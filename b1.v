==> flow/design.v <==
`timescale 1ns / 1ps
 module uart(
    input clk,                   
    input rst,                   
    input rx,                    
    output tx,                   
    input transmit,              
    input [7:0] tx_byte,         
    output received,             
    output [7:0] rx_byte,        
    output wire is_receiving,    
    output wire is_transmitting, 
    output wire recv_error,       
    output reg [3:0] rx_samples,
    output reg [3:0] rx_sample_countdown
);
    parameter baud_rate = 9600;
    parameter sys_clk_freq = 100000000;
    localparam one_baud_cnt = sys_clk_freq / (baud_rate);
    localparam [2:0]     
        RX_IDLE             = 3'd0, 
        RX_CHECK_START      = 3'd1, 
        RX_SAMPLE_BITS      = 3'd2,
        RX_READ_BITS        = 3'd3,      
        RX_CHECK_STOP       = 3'd4, 
        RX_DELAY_RESTART    = 3'd5,
        RX_ERROR            = 3'd6,      
        RX_RECEIVED         = 3'd7; 
    localparam [1:0]     
        TX_IDLE             = 2'd0,
        TX_SENDING          = 2'd1,
        TX_DELAY_RESTART    = 2'd2,
        TX_RECOVER          = 2'd3;
    reg [log2(one_baud_cnt * 16)-1:0] rx_clk;
    reg [log2(one_baud_cnt)-1:0] tx_clk;
    reg [2:0] recv_state = RX_IDLE;
    reg [3:0] rx_bits_remaining;
    reg [7:0] rx_data;
    reg tx_out = 1'b1;
    reg [1:0] tx_state = TX_IDLE;
    reg [3:0] tx_bits_remaining;
    reg [7:0] tx_data;
    assign received = recv_state == RX_RECEIVED;
    assign recv_error = recv_state == RX_ERROR;
    assign is_receiving = recv_state != RX_IDLE;
    assign rx_byte = rx_data;
    assign tx = tx_out;
    assign is_transmitting = tx_state != TX_IDLE;
    function integer log2(input integer M);
        integer i;
    begin
        log2 = 1;
        for (i = 0; 2**i <= M; i = i + 1)
            log2 = i + 1;
    end endfunction
    always @(posedge clk) begin
        if (rst) begin
            recv_state = RX_IDLE;
            tx_state = TX_IDLE;
        end
        if(rx_clk) begin
            rx_clk = rx_clk - 1'd1;
        end
        if(tx_clk) begin
            tx_clk = tx_clk - 1'd1;
        end
        case (recv_state)
            RX_IDLE: begin
                if (!rx) begin
                    rx_clk = one_baud_cnt / 2;
                    recv_state = RX_CHECK_START;
                end
            end
            RX_CHECK_START: begin
                if (!rx_clk) begin
                    if (!rx) begin
                        rx_clk = (one_baud_cnt / 2) + (one_baud_cnt * 3) / 8; 
                        rx_bits_remaining = 8;  
                        recv_state = RX_SAMPLE_BITS;
                        rx_samples = 0;
                        rx_sample_countdown = 5;
                    end else begin
                        recv_state = RX_ERROR;
                    end
                end
            end
            RX_SAMPLE_BITS: begin
                if (!rx_clk) begin
                    if (rx) begin
                        rx_samples =  rx_samples + 1'd1;
                    end
                    rx_clk = one_baud_cnt / 8;
                    rx_sample_countdown = rx_sample_countdown -1'd1;
                    recv_state = rx_sample_countdown ? RX_SAMPLE_BITS : RX_READ_BITS;
                end
            end
            RX_READ_BITS: begin
                if (!rx_clk) begin
                    if (rx_samples > 3) begin
                        rx_data = {1'd1, rx_data[7:1]};
                    end else begin
                        rx_data = {1'd0, rx_data[7:1]};
                    end
                    rx_clk = (one_baud_cnt * 3) / 8;
                    rx_samples = 0;
                    rx_sample_countdown = 5;
                    rx_bits_remaining = rx_bits_remaining - 1'd1;
                    if(rx_bits_remaining)begin
                        recv_state = RX_SAMPLE_BITS;
                    end else begin
                        recv_state = RX_CHECK_STOP;
                        rx_clk = one_baud_cnt / 2;
                    end
                end
            end
            RX_CHECK_STOP: begin
                if (!rx_clk) begin
                    recv_state = rx ? RX_RECEIVED : RX_ERROR;
                end
            end
            RX_ERROR: begin
                rx_clk = 8 * sys_clk_freq / (baud_rate);
                recv_state = RX_DELAY_RESTART;
            end
            RX_DELAY_RESTART: begin
                recv_state = rx_clk ? RX_DELAY_RESTART : RX_IDLE;
            end
            RX_RECEIVED: begin
                recv_state = RX_IDLE;
            end
        endcase
        case (tx_state)
            TX_IDLE: begin
                if (transmit) begin
                    tx_data = tx_byte;
                    tx_clk = one_baud_cnt;
                    tx_out = 0;
                    tx_bits_remaining = 8;
                    tx_state = TX_SENDING;
                end
            end
            TX_SENDING: begin
                if (!tx_clk) begin
                    if (tx_bits_remaining) begin
                        tx_bits_remaining = tx_bits_remaining - 1'd1;
                        tx_out = tx_data[0];
                        tx_data = {1'b0, tx_data[7:1]};
                        tx_clk = one_baud_cnt;
                        tx_state = TX_SENDING;
                    end else begin
                        tx_out = 1;
                        tx_clk = 16 * one_baud_cnt; 
                        tx_state = TX_DELAY_RESTART;
                    end
                end
            end
            TX_DELAY_RESTART: begin
                tx_state = tx_clk ? TX_DELAY_RESTART : TX_RECOVER; 
            end
            TX_RECOVER: begin
                tx_state = transmit ? TX_RECOVER : TX_IDLE;
            end
        endcase
    end
endmodule
module bram (
    input clk, 
    input [BRAM_ADDR_WIDTH-1:0] addr, 
    input cs_n,
    input wr_n, 
    input rd_n,
    input [BRAM_DATA_WIDTH-1:0] bram_data_in,
    output reg [BRAM_DATA_WIDTH-1:0] bram_data_out
);
    parameter BRAM_ADDR_WIDTH = 9;
    parameter BRAM_DATA_WIDTH = 8;
    reg [BRAM_DATA_WIDTH-1:0] mem [(1<<BRAM_ADDR_WIDTH)-1:0];
    always @(posedge clk)
        if (cs_n == 1'b0) begin
            begin
                if (wr_n == 1'b0) mem[(addr)] <= bram_data_in;
                if (rd_n == 1'b0) bram_data_out <= mem[addr];
            end
        end
    endmodule
module b1 #(
	parameter RAM_ADDR_WIDTH = 13
	) (
	input CLK,
	input RS232_Rx_TTL,
	output RS232_Tx_TTL,
	output LED0,
	output LED1,
	output LED2,
	output LED3,
	output LED4,
	output LED5,
	output LED6,
	output LED7
   );
	localparam B1_STATE_0 = 'd0;			 
	localparam B1_STATE_1 = 'd1;			 
	localparam B1_STATE_2 = 'd2;			 
	localparam B1_STATE_3 = 'd3;			 
	localparam B1_STATE_4 = 'd4;			 
	localparam B1_STATE_5 = 'd5;			 
	localparam B1_STATE_200 = 'd200;		 
	localparam B1_STATE_201 = 'd201;		 
	localparam B1_STATE_202 = 'd202;		 
	localparam B1_STATE_203 = 'd203;		 
	localparam B1_STATE_204 = 'd204;		 
	localparam B1_STATE_205 = 'd205;		 
	localparam B1_STATE_206 = 'd206;		 
	localparam B1_STATE_207 = 'd207;		 
	localparam B1_STATE_208 = 'd208;  	 
	localparam B1_STATE_209 = 'd209;  	 
	reg [7:0]	b1_state = B1_STATE_200;
	localparam IP_START = 16'h200;
	reg 		reset_n = 1'b0;
	wire [15:0]	addr;
	wire [7:0]	cpu_data_in;
	wire [7:0]	cpu_data_out;
	reg  [15:0]	IP = IP_START;
	reg	 [7:0]	IR;
	reg  [7:0]	AH;
	reg  [7:0]	AL;
	reg  [7:0]  X;
	reg  [7:0]	I;
	localparam RAM_SIZE = (1 << RAM_ADDR_WIDTH);
	wire		ram_cs_n;
	wire		ram_rd_n;
	wire		ram_wr_n;
	localparam UART_BUFFER_START = 'h0;
	localparam UART_BUFFER_SIZE = 'hFF;
	localparam UART_STATE_0 = 3'b000;
	localparam UART_STATE_1 = 3'b001;
	localparam UART_STATE_2 = 3'b010;
	localparam UART_STATE_3 = 3'b011;
	localparam UART_STATE_4 = 3'b100;
	localparam UART_STATE_5 = 3'b101;
	localparam UART_STATE_6 = 3'b110;
	localparam UART_STATE_7 = 3'b111;
	reg 		transmit;
	reg 		[7:0] tx_byte;
	wire 		received;
	wire 		[7:0] rx_byte;
	wire 		is_receiving;
	wire 		is_transmitting;
	wire 		recv_error;
	reg 		uart_reset;
	reg [15:0] 	uart_nxtptr = UART_BUFFER_START;
	reg [15:0]	uart_ptr = UART_BUFFER_START;
	reg [7:0]	uart_buffer [0:UART_BUFFER_SIZE - 1];
	reg [3:0]	uart_state;
	bram #(
		.BRAM_ADDR_WIDTH(RAM_ADDR_WIDTH), 
		.BRAM_DATA_WIDTH(8)
	)
	ram(
		.clk			(CLK),
		.addr			(addr[RAM_ADDR_WIDTH - 1:0]),
		.cs_n			(ram_cs_n),
		.wr_n			(ram_wr_n),
		.rd_n			(ram_rd_n),
		.bram_data_in	(cpu_data_out),
		.bram_data_out	(cpu_data_in)
	);
	uart #(
		.baud_rate(9600),                  
		.sys_clk_freq(12000000)            
	)
	uart0(
		.clk(CLK),                     
		.rst(uart_reset),                       
		.rx(RS232_Rx_TTL),                 
		.tx(RS232_Tx_TTL),                 
		.transmit(transmit),               
		.tx_byte(tx_byte),                 
		.received(received),               
		.rx_byte(rx_byte),                 
		.is_receiving(is_receiving),       
		.is_transmitting(is_transmitting), 
		.recv_error(recv_error)            
	);
	assign {LED7, LED6, LED5, LED4, LED3, LED2, LED1, LED0} = rx_byte[7:0];
	assign addr = (b1_state == B1_STATE_0 || b1_state == B1_STATE_1) 
			? IP
		: 16'bz;
	assign cpu_data_out = b1_state == B1_STATE_201 ? rx_byte : 8'bz;
	assign ram_cs_n = b1_state == B1_STATE_201 ? 1'b0 
		: 1'b1;
	assign ram_wr_n = b1_state == B1_STATE_201 ? 1'b0 
		: 1'b1;
	assign ram_rd_n = b1_state == B1_STATE_206 ? 1'b0 
		: 1'b1;
	always @(posedge CLK) begin
		if (reset_n == 1'b0) begin
			reset_n <= 1'b1;
			uart_reset <= 1'b0;
		end 
		if (b1_state == B1_STATE_0) begin
			b1_state <= B1_STATE_1;
		end
		if (b1_state == B1_STATE_1) begin
			IR <= cpu_data_in;
			b1_state <= B1_STATE_2;
		end
		if (b1_state == B1_STATE_2) begin
			if (IR & 8'b10000000) begin
			end
			IP <= IP + 1;
			b1_state <= B1_STATE_3;
		end
		if (b1_state == B1_STATE_3) begin
			if (uart_nxtptr != uart_ptr && ~is_transmitting) begin
				tx_byte <= uart_buffer[uart_ptr];
				transmit <= 1'b1;
				b1_state <= B1_STATE_4;
			end
			else begin
				b1_state <= B1_STATE_0;
			end
		end
		if (b1_state == B1_STATE_4) begin
			transmit <= 1'b0;
			if (uart_ptr == (UART_BUFFER_START + UART_BUFFER_SIZE)) begin
				uart_ptr <= UART_BUFFER_START;
			end
			else begin
				uart_ptr <= uart_ptr + 1'b1;
			end
			b1_state <= B1_STATE_0;
		end
		if (received && uart_state == UART_STATE_0) begin 
			tx_byte <= rx_byte;
			transmit <= 1'b1;
			uart_buffer[uart_nxtptr] <= rx_byte;
			uart_state <= UART_STATE_1;
		end
		if (uart_state == UART_STATE_1) begin
			transmit <= 1'b0;
			if (uart_nxtptr == (UART_BUFFER_SIZE + UART_BUFFER_START)) begin
				uart_nxtptr <= UART_BUFFER_START;
			end
			else begin
				uart_nxtptr <= uart_nxtptr + 1'b1;
			end
			uart_state <= UART_STATE_0;
		end
	end
endmodule  
Step by step through the tools: b1
The steps from the RTL of b1 to its reports follow in flow order.
Line numbers count from 1 in the design file above.
Operators: Yosys type, input widths -> output width; for muxes data width and select width s.
Cell names lack the library's common part.
Not given: --

design
  top module = b1
  clock port = CLK
  standard-cell library = sky130hd
  corner = tt_025C_1v80

Word level
Source: Yosys, flattened and elaborated, memories not mapped. Widths are those after wreduce. Registers that Yosys merges into a memory's read port (data or address) are not register bits. Print and check cells do not count. Equal cells are merged and count once.
Memory sizes are those after Yosys's memory passes, which may raise the word count (mostly to a power of two), join words into wider ones and drop unused or constant bits.

bit counts
  RAM bits = 2040
  memories = 1
  bits of input ports = 2
  flip-flop bits (word level) = 114
  word-level cells = 170
  output and inout bits = 9

memories
  name         depth  bits a word  read ports  write ports  line  text
  uart_buffer  255    8            1           1            253   reg [7:0] uart_buffer [0:UART_BUFFER_SIZE - 1];

operators by class
  mux-type cells = 75
  equal/unequal tests = 27
  reduce/logical cells = 36
  $add $sub $neg = 8
  magnitude comparators = 1
  bitwise operators = 5

operators by type and width
  kind                   count
  $mux 8                 15
  $pmux 15 s6            1
  $mux 15                6
  $mux 4                 15
  $pmux 11 s3            1
  $mux 11                3
  $add 16x1->16 const B  2
  $eq 16x8->1 const B    2
  $reduce_bool 15->1     2
  $mux 3                 9
  $pmux 3 s8             1
  $pmux 4 s3             2
  $reduce_bool 11->1     2
  $mux 10                2
  $ne 16x16->1           1
  $reduce_bool 4->1      4
  $eq 8x2->1 const B     2
  $pmux 8 s2             1
  $pmux 4 s2             2
  $sub 15x1->15 const B  1
  $logic_not 15->1       1
  $ne 2x1->1 const B     6
  $eq 3x3->1 const B     4
  $sub 4x1->4 const B    3
  $sub 11x1->11 const B  1
  $logic_not 11->1       1
  $mux 1                 11
  $reduce_and 5->1       2

Other operator kinds: 29; their cells: 49.

Logic depth
Depth = most cells in a row (Yosys ltp): at word level without a register or memory, in the mapped netlist without a sequential cell, where the memories' decode and read muxes count.

logic depth
  word-level depth = 7
  ABC_AREA = 0
  mapped depth = 13
  depth with buffers taken out = 9

After synthesis
Source: synth_stat.txt of the flow (Yosys; design flattened, memories mapped). It holds for the ABC_AREA given above (unset counts as 0); a run with the other value may have another netlist.

cell types
  cell type  count  area in all (um^2)
  edfxtp_1   2118   6.36E+04
  mux4_2     496    1.12E+04
  nor2_1     361    1355.05
  mux2i_1    108    1.08E+03
  a22oi_1    96     720.691
  dfxtp_1    33     660.634
  clkbuf_1   143    536.765
  nand2_1    115    431.664
  xnor2_1    48     420.403
  a21oi_1    79     395.379
  nand3_1    66     330.317
  buf_4      39     292.781
  buf_2      46     230.221
  o21ai_0    44     220.211
  nor2b_1    33     206.448
  a221oi_1   20     175.168
  ha_1       14     175.168
  nor3_1     35     175.168

Other cell types: 56; their cells: 370.

mapped netlist
  sequential part of the area = 64261.6 um^2
  cell count = 4264
  chip area (Yosys) = 84872.6 um^2
  flip-flop cells = 2151

The figures by module come from a second, unflattened synthesis with its own total; it is not the netlist above.

second synthesis, totals
  cell total of the unflattened synthesis = 4415
  area (unflattened synthesis) = 85620.9 um^2

Rows give one instance, submodules left out.

modules
  module  sequential area (um^2)  cells  area (um^2)  times used
  b1      62600.0                 3977   81723.4      1
  uart    1611.5                  438    3897.5       1

Path before layout
OpenSTA on the mapped netlist: ideal clock, no wires. The path of least setup slack (recovery checks aside). Input and output delay are each 20% of the period. Register names are those of the netlist, which keeps one name where synthesis merged equal registers.

timing path after synthesis
  path type = register -> output
  start point = register uart0.rx_data[1]
  end point = output LED1
  clock period = 5.54 ns
  data required time = 4.432 ns
  external output delay = 1.108 ns
  delay of the path = 3.304 ns
  setup slack = 1.128 ns
  stages on the path = 1
  arrival = 3.304 ns
  synthesis period reached = 4.412 ns

"delay of the path" = arrival - input delay + setup time.
At an output port there is no setup time.
"stages on the path" counts driving pins, that of a launching flip-flop among them; a cell with two outputs on the path counts twice.
"synthesis period reached" is the clock period less the worst setup slack; recovery checks do not enter. This is arithmetic on one report: input and output delays are still those of the set period (20% each).

between the ends, after synthesis
  path through = edfxtp_1
  length of the longest elaborated chain = 0

RTL lines, path after synthesis
  element        line  text
  from (decl)    38    reg [7:0] rx_data;
  from (assign)  100   rx_data = {1'd1, rx_data[7:1]};
  from (assign)  102   rx_data = {1'd0, rx_data[7:1]};
  to (decl)      193   output LED1,

Timing after layout
From the final timing report of flow run 1: the path of least setup slack in the routed layout; clock arrival at registers is part of the times.

timing path post-layout
  path type = register -> output
  start point = register uart0.rx_data[0]
  end point = output LED0
  external output delay = 1.52 ns
  arrival = 3.08 ns
  setup slack = 3.01 ns
  data required time = 6.09 ns
  stages on the path = 4
  clock period = 7.61 ns

between the ends, post-layout
  path through = edfxtp_1 > buf_8 > buf_12 > clkdlybuf4s50_1
  length of the longest elaborated chain = 0

RTL lines, path post-layout
  element        line  text
  from (decl)    38    reg [7:0] rx_data;
  from (assign)  100   rx_data = {1'd1, rx_data[7:1]};
  from (assign)  102   rx_data = {1'd0, rx_data[7:1]};
  to (decl)      192   output LED0,

--- measured runs ---
Settings and measured results of 2 stored flow runs for module b1 (sky130hd), not sorted in any way. The constraints put input and output delay at 20% of the set period each and load the outputs with 0.01 pF.
"clock period achieved" means the clock period less the worst setup slack. The figure is calculated, with input and output delays left at 20% of the set period.
"time on the worst setup path" = time allowed to the worst setup path (clock period - input delay - output delay, where it has them) - its slack; a late launch clock adds to it, a late capture clock takes from it.
"power consumption" rests on the timing tool's default activity at the inputs, not on a simulated workload.
Settings: -- = not set for that run.

setting or result                          flow run 1          flow run 2
period_ns                                  7.61                4.38
CAP_MARGIN                                 20                  30
CORE_MARGIN                                2                   2
CORE_UTILIZATION                           40                  46
SLEW_MARGIN                                20                  25
PLACE_DENSITY                              --                  0.42
GPL_TIMING_DRIVEN                          --                  1
MIN_ROUTING_LAYER                          --                  met2
Yosys chip area after synthesis (um^2)     84872.6             84872.6
overall die area (um^2)                    215881.0            187957.0
standard-cell area after layout (um^2)     94887.3             98679.6
final design utilization (%)               44.9                53.8
worst setup slack after layout (ns)        3.006               0.072
total negative slack on setup checks (ns)  0.000               0.000
worst hold slack after layout (ns)         0.375               0.363
power consumption (uW)                     23633               43734
clock period achieved (ns)                 4.604               4.308
time on the worst setup path (ns)          3.08                4.31
kind of the worst setup path               register -> output  register -> register
--- end ---
